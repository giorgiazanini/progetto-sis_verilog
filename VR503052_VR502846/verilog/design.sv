==> flow/design.v <==
module Morracinese(
  input [0:0] clk,
  input [1:0] primo,
  input [1:0] secondo,
  input [0:0] reset, 
  output reg [1:0] manche,
  output reg [1:0] partita
);
  reg [2:0] status = 3'b000;
  reg [2:0] nextstatus = 3'b000;
  reg [4:0] mancheobb = 5'b00100;
  reg [4:0] manchecount = 5'b00000;
  reg [0:0] manchemin = 1'b0; 
  reg [0:0] manchemax = 1'b0;
  reg [1:0] precg1 = 2'b00;
  reg [1:0] precg2 = 2'b00;
  always @(posedge clk) begin: Updatefsm   
    if(reset == 1) begin 
      status = 3'b000;
      partita = 2'b00;
    end else begin
      status = nextstatus;
      partita = partita;
    end
  end
  always @(manche, status, manchemax,manchemin,partita) begin: FSM 
    if (manche == 2'b00) begin 
      nextstatus = status;
    end else begin 
      if (manchemin == 1'b1) begin
        if (nextstatus == 3'b001 && manchemax == 1'b1)begin
          partita = 2'b11;
        end else if (nextstatus == 3'b010 && manchemax == 1'b1)begin
          partita = 2'b01;
        end else if (nextstatus == 3'b011 ) begin 
          partita = 2'b01; 
        end else if (nextstatus == 3'b100 ) begin 
          partita = 2'b01;
        end else if (nextstatus == 3'b101 && manchemax == 1'b1)begin
          partita = 2'b10;
        end else if (nextstatus == 3'b110 ) begin 
          partita = 2'b10; 
        end else if (nextstatus == 3'b111 ) begin 
          partita = 2'b10;
        end
      end
      case(status)
        3'b000: begin
          if(manche == 2'b01) begin
              nextstatus = 3'b010;
          end else if (manche == 2'b10) begin
              nextstatus = 3'b101;
          end else if (manche == 2'b11) begin
              nextstatus = 3'b001;
          end
        end 
        3'b001: begin
          if(manche == 2'b01) begin
              nextstatus = 3'b010;
          end else if(manche == 2'b10) begin
              nextstatus = 3'b101;
          end else if(manche == 2'b11) begin
              nextstatus = 3'b001;
          end
        end 
        3'b010: begin
          if(manche == 2'b01) begin
              nextstatus = 3'b011;
          end else if(manche == 2'b10) begin
              nextstatus = 3'b001;
          end else if(manche == 2'b11) begin
              nextstatus = 3'b010;
          end
        end
        3'b011: begin
          if(manche == 2'b01) begin
            nextstatus = 3'b100;
          end else if(manche == 2'b10) begin
            nextstatus = 3'b010;
          end else if(manche == 2'b11) begin
            nextstatus = 3'b011;
          end
        end  
        3'b100: begin
          if(manche == 2'b01) begin
              nextstatus = 3'b100;
          end else if(manche == 2'b10) begin
              nextstatus = 3'b011;
          end else if(manche == 2'b11) begin
            nextstatus = 3'b100;
          end
        end
        3'b101: begin
          if(manche == 2'b01) begin
              nextstatus = 3'b001;
          end else if(manche == 2'b10) begin
              nextstatus = 3'b110;
          end else if(manche == 2'b11) begin
              nextstatus = 3'b101;
          end
        end
        3'b110 : begin 
          if(manche == 2'b01) begin
            nextstatus = 3'b101;
          end else if(manche == 2'b10) begin
            nextstatus = 3'b111;
          end else if(manche == 2'b11) begin
            nextstatus = 3'b110;
          end
        end
        3'b111 : begin
          if(manche == 2'b01) begin
            nextstatus = 3'b110;
          end else if(manche == 2'b10) begin
              nextstatus = 3'b111;
          end else if(manche == 2'b11) begin
              nextstatus = 3'b111;
          end
        end
      endcase
    end  
  end  
  always @(manchecount) begin
    if (manchecount == mancheobb) begin
      manchemax = 1'b1;
    end 
    if (manchecount == 5'b00100) begin
      manchemin = 1'b1;
    end 
  end
  always @(posedge clk) begin: Datapath
    if (reset) begin
      manche = 2'b00;
      manchemin = 1'b0;
      manchemax = 1'b0;
      manchecount = 5'b00000;
      precg1 = 2'b00;
      precg2 = 2'b00;
      mancheobb = 5'b00100 + {primo,secondo};
    end else begin 
      if(primo == precg1 || secondo == precg2 || primo == 2'b00 || secondo == 2'b00) begin
        manche = 2'b00;
      end else begin
        manchecount++;
        if( primo == 2'b01 && secondo == 2'b11 )begin
          manche = 2'b01;
          precg1 = 2'b01;
          precg2 = 2'b00;
        end else if ( primo == 2'b11 && secondo == 2'b01 ) begin
          manche = 2'b10;
          precg2 = 2'b01;
          precg1 = 2'b00;
        end else if ( primo == 2'b11 && secondo == 2'b10 ) begin
          precg2 = 2'b00;
          manche = 2'b01;
          precg1 = 2'b11;
        end else if ( primo == 2'b10 && secondo == 2'b11 ) begin
          precg1 = 2'b00;
          manche = 2'b10;
          precg2 = 2'b11;
        end else if ( primo == 2'b10 && secondo == 2'b01 ) begin
          precg2 = 2'b00;
          manche = 2'b01;
          precg1 = 2'b10;
        end else if ( primo == 2'b01 && secondo == 2'b10 ) begin
          precg1 = 2'b00;
          manche = 2'b10;
          precg2 = 2'b10;
        end else if( primo == secondo ) begin
          manche = 2'b11;
          precg1 = 2'b00;
          precg2 = 2'b00;
        end
      end
    end
  end
endmodule  
### From RTL to reports: Morracinese

Tool output for the design above, in the order of the flow.
Lines are those of the file above, counted from 1.
Cell names lack the library's common part.
The mark - stands for no value.

| design | value |
|---|---|
| top | Morracinese |
| clock port | clk |
| cell library | sky130hd |
| library corner | tt_025C_1v80 |

### After elaboration

Yosys after proc, flatten, opt, wreduce and memory -nomap, before mapping. Memory bits, and registers merged into a memory's read port (data or address), are not among the register bits. Print and check cells are not counted. Equal cells are merged and count once.

| bit counts | value |
|---|---|
| register bits after elaboration | 6 |
| latch bits | 0 |
| RAM bits | 0 |
| memory bits (read-only) | 0 |
| clocked read ports x word width | 0 |
| memories | 0 |
| input port bits | 6 |
| output and inout port bits | 4 |

| cells by class | value |
|---|---|
| add/subtract/negate cells | 0 |
| multipliers | 0 |
| div/mod/pow operators | 0 |
| order comparisons | 0 |
| equal/unequal tests | 9 |
| shift operators | 0 |
| mux-type cells | 20 |
| bitwise logic cells | 1 |
| reductions and logical operators | 16 |

Operator list:

| cell | count |
|---|---|
| 2-bit two-way mux | 19 |
| 2-bit == test with constant B | 4 |
| 7-bit nonzero test | 1 |
| 1-bit logical AND | 6 |
| 2-bit == test | 3 |
| 6-bit nonzero test | 1 |
| 2-bit by 1-bit == test with 1-bit output with constant B | 2 |
| 2-bit zero test | 2 |
| 1-bit logical OR | 3 |
| 3-bit OR reduction | 1 |
| 2-bit AND reduction | 1 |
| 2-bit OR reduction | 1 |
| 1-bit inverter | 1 |
| 1-bit two-way mux | 1 |

### Longest topological paths

Yosys ltp: most cells in a row. Word level: on the elaborated netlist, between registers, memories and ports. Mapped: between sequential cells and ports; inverters and the memories' decode and read muxes count.

| logic depth | value |
|---|---|
| depth after elaboration | 8 |
| ABC_AREA | 0 |
| gate-level depth with buffers | 5 |
| mapped depth without buffers | 4 |

### Synthesis result

The flow's flattened synthesis, as Yosys stat reports it; memories are mapped. The netlist is that of the ABC_AREA named above (0 if unset); the other value can give another one.

| mapped netlist | value |
|---|---|
| mapped cells | 59 |
| chip area (Yosys) | 516.7 sq um |
| mapped flip-flops | 6 |
| buffers | 6 |

Cells by type:

| type | count | area in all (sq um) |
|---|---|---|
| dfxtp_1 | 6 | 120.115 |
| nand2b_1 | 9 | 56.304 |
| mux2i_1 | 4 | 40.038 |
| a21boi_2 | 2 | 22.522 |
| buf_4 | 3 | 22.522 |
| buf_6 | 2 | 22.522 |
| o22ai_4 | 1 | 20.019 |
| xor2_1 | 2 | 17.517 |
| nand2_1 | 4 | 15.014 |
| nand3b_1 | 2 | 15.014 |
| o21ai_0 | 3 | 15.014 |
| nand2b_4 | 1 | 13.763 |
| nor2b_1 | 2 | 12.512 |
| nor4_2 | 1 | 12.512 |
| o211a_1 | 1 | 10.01 |
| o32a_1 | 1 | 10.01 |
| a211o_1 | 1 | 8.758 |
| a21oi_2 | 1 | 8.758 |

Other cell types: 12; their cells: 13.

### Timing after synthesis

OpenSTA on the mapped netlist: ideal clock, no wires. The path of least setup slack (recovery checks aside). Input and output delay are each 20% of the period. Register names are those of the netlist, which keeps one name where synthesis merged equal registers.

| path post-synthesis | value |
|---|---|
| path type | input to register |
| start point | input primo[1] |
| end point | register manche[0] |
| period | 1890 ps |
| input delay | 378 ps |
| setup time | 88 ps |
| launch time at the first pin | 378 ps |
| arrival | 1131 ps |
| slack | 671 ps |
| path delay | 841 ps |
| stages on the path | 5 |
| period reached after synthesis | 1219 ps |

"path delay" = arrival - input delay + setup time.
"stages on the path" counts driving pins, that of a launching flip-flop among them; a cell with two outputs on the path counts twice.
"period reached after synthesis" = period - worst setup slack (recovery checks aside). The figure is calculated, with input and output delays left at 20% of the set period.
The rows between start and end are the longest chain of elaborated cells between them; the timing report does not say that the signal goes this way. Where chains are equally long, one stands for them.
A line is the first line of the expression or statement that the cell stems from. Yosys adds cells for indexed reads and writes and turns some case tables into memories.
A register here has more assigning lines than the two given.

| on the way, post-synthesis | value |
|---|---|
| path through | buf_6 -> nand2b_4 -> a21boi_2 -> o22ai_4 -> nor4_2 |
| cells in the longest elaborated chain | 8 |
| elaborated cells on any way between the ends | 24 |

Ends and longest elaborated chain, post-synthesis:

| item | RTL line | RTL |
|---|---|---|
| from (decl) | 3 | `input [1:0] primo,` |
| 2-bit == test | 169 | `end else if( primo == secondo ) begin` |
| 2-bit two-way mux | 169 |  |
| 2-bit two-way mux | 165 | `end else if ( primo == 2'b01 && secondo == 2'b10 ) begin` |
| 2-bit two-way mux | 161 | `end else if ( primo == 2'b10 && secondo == 2'b01 ) begin` |
| 2-bit two-way mux | 157 | `end else if ( primo == 2'b10 && secondo == 2'b11 ) begin` |
| 2-bit two-way mux | 153 | `end else if ( primo == 2'b11 && secondo == 2'b10 ) begin` |
| 2-bit two-way mux | 149 | `end else if ( primo == 2'b11 && secondo == 2'b01 ) begin` |
| 1-bit two-way mux | 145 | `if( primo == 2'b01 && secondo == 2'b11 )begin` |
| to (assign) | 142 | `manche = 2'b00;` |
| to (assign) | 146 | `manche = 2'b01;` |
| to (decl) | 6 | `output reg [1:0] manche,` |

### Path in the finished layout

From the final timing report of entry A: the path of least setup slack in the routed layout; clock arrival at registers is part of the times.
The path's times are printed in steps of 10 ps; the period is the one set.

| path after layout | value |
|---|---|
| path type | register to output |
| start point | register manche[0] |
| end point | output manche[0] |
| period | 1150 ps |
| output delay | 230 ps |
| launch time at the first pin | 250 ps |
| arrival | 870 ps |
| slack | 50 ps |
| stages on the path | 2 |

A register here has more assigning lines than the two given.

| on the way, after layout | value |
|---|---|
| path through | dfxtp_1 -> clkdlybuf4s15_1 |
| cells in the longest elaborated chain | 0 |
| elaborated cells on any way between the ends | 0 |

Ends and longest elaborated chain, after layout:

| item | RTL line | RTL |
|---|---|---|
| from (decl) | 6 | `output reg [1:0] manche,` |
| from (assign) | 133 | `manche = 2'b00;` |
| from (assign) | 142 | `manche = 2'b00;` |
| to (decl) | 6 |  |

Memo
Re: implementation data of Morracinese

2 stored runs of Morracinese in the flow (synthesis by Yosys, layout by OpenROAD, sky130hd cells), in arbitrary order. Constraints: input delay and output delay 20% of the set period each, output load 0.01 pF.
"clock period reached": clock period set for the run, less the worst setup slack. It is reckoned from that one timing run; input and output delays stay at 20% of the period that was set.
"critical path time" is the time allowed to the run's worst setup path (the clock period less input and output delay, where it has them) less its slack. Clock arrival times count: a late capture clock shortens it, a late launch clock lengthens it.
"total power of the final layout" rests on the timing tool's default activity at the inputs, not on a simulated workload.
"critical path time" is known to 10 ps.
A setting shown as -- is not set for that run.
A result given as -- is not shown for that run.

| name | entry A | entry B |
|---|---|---|
| period_ns | 1.15 | 1.25 |
| CORE_UTILIZATION | 18 | 49 |
| PLACE_DENSITY_LB_ADDON | 0.19 | 0.23 |
| TNS_END_PERCENT | 90 | -- |
| GPL_TIMING_DRIVEN | 0 | -- |
| CTS_CLUSTER_DIAMETER | 279 | -- |
| CAP_MARGIN | 30 | 20 |
| SLEW_MARGIN | 35 | 30 |
| MIN_ROUTING_LAYER | met2 | met1 |
| MAX_ROUTING_LAYER | met4 | met4 |
| CORE_MARGIN | 2 | 2 |
| SETUP_SLACK_MARGIN | -- | 0.25 |
| CELL_PAD_IN_SITES_GLOBAL_PLACEMENT | -- | 1 |
| CELL_PAD_IN_SITES_DETAIL_PLACEMENT | -- | 2 |
| GPL_ROUTABILITY_DRIVEN | -- | 1 |
| area of the synthesized netlist (sq um) | 516.7 | -- |
| total die area (sq um) | 3315.5 | -- |
| standard-cell area of the final layout (sq um) | 669.4 | -- |
| utilization in the final report (%) | 24.5 | -- |
| setup slack of the worst path (ps) | 51 | -- |
| total negative setup slack (ps) | 0 | -- |
| worst hold slack after layout (ps) | 319 | -- |
| total power of the final layout (mW) | 0.5972 | -- |
| clock period reached (ps) | 1099 | -- |
| critical path time (ps) | 870 | -- |
| worst setup path kind | register to output | -- |

Entry B: not finished: placement ended with error DPL-0033
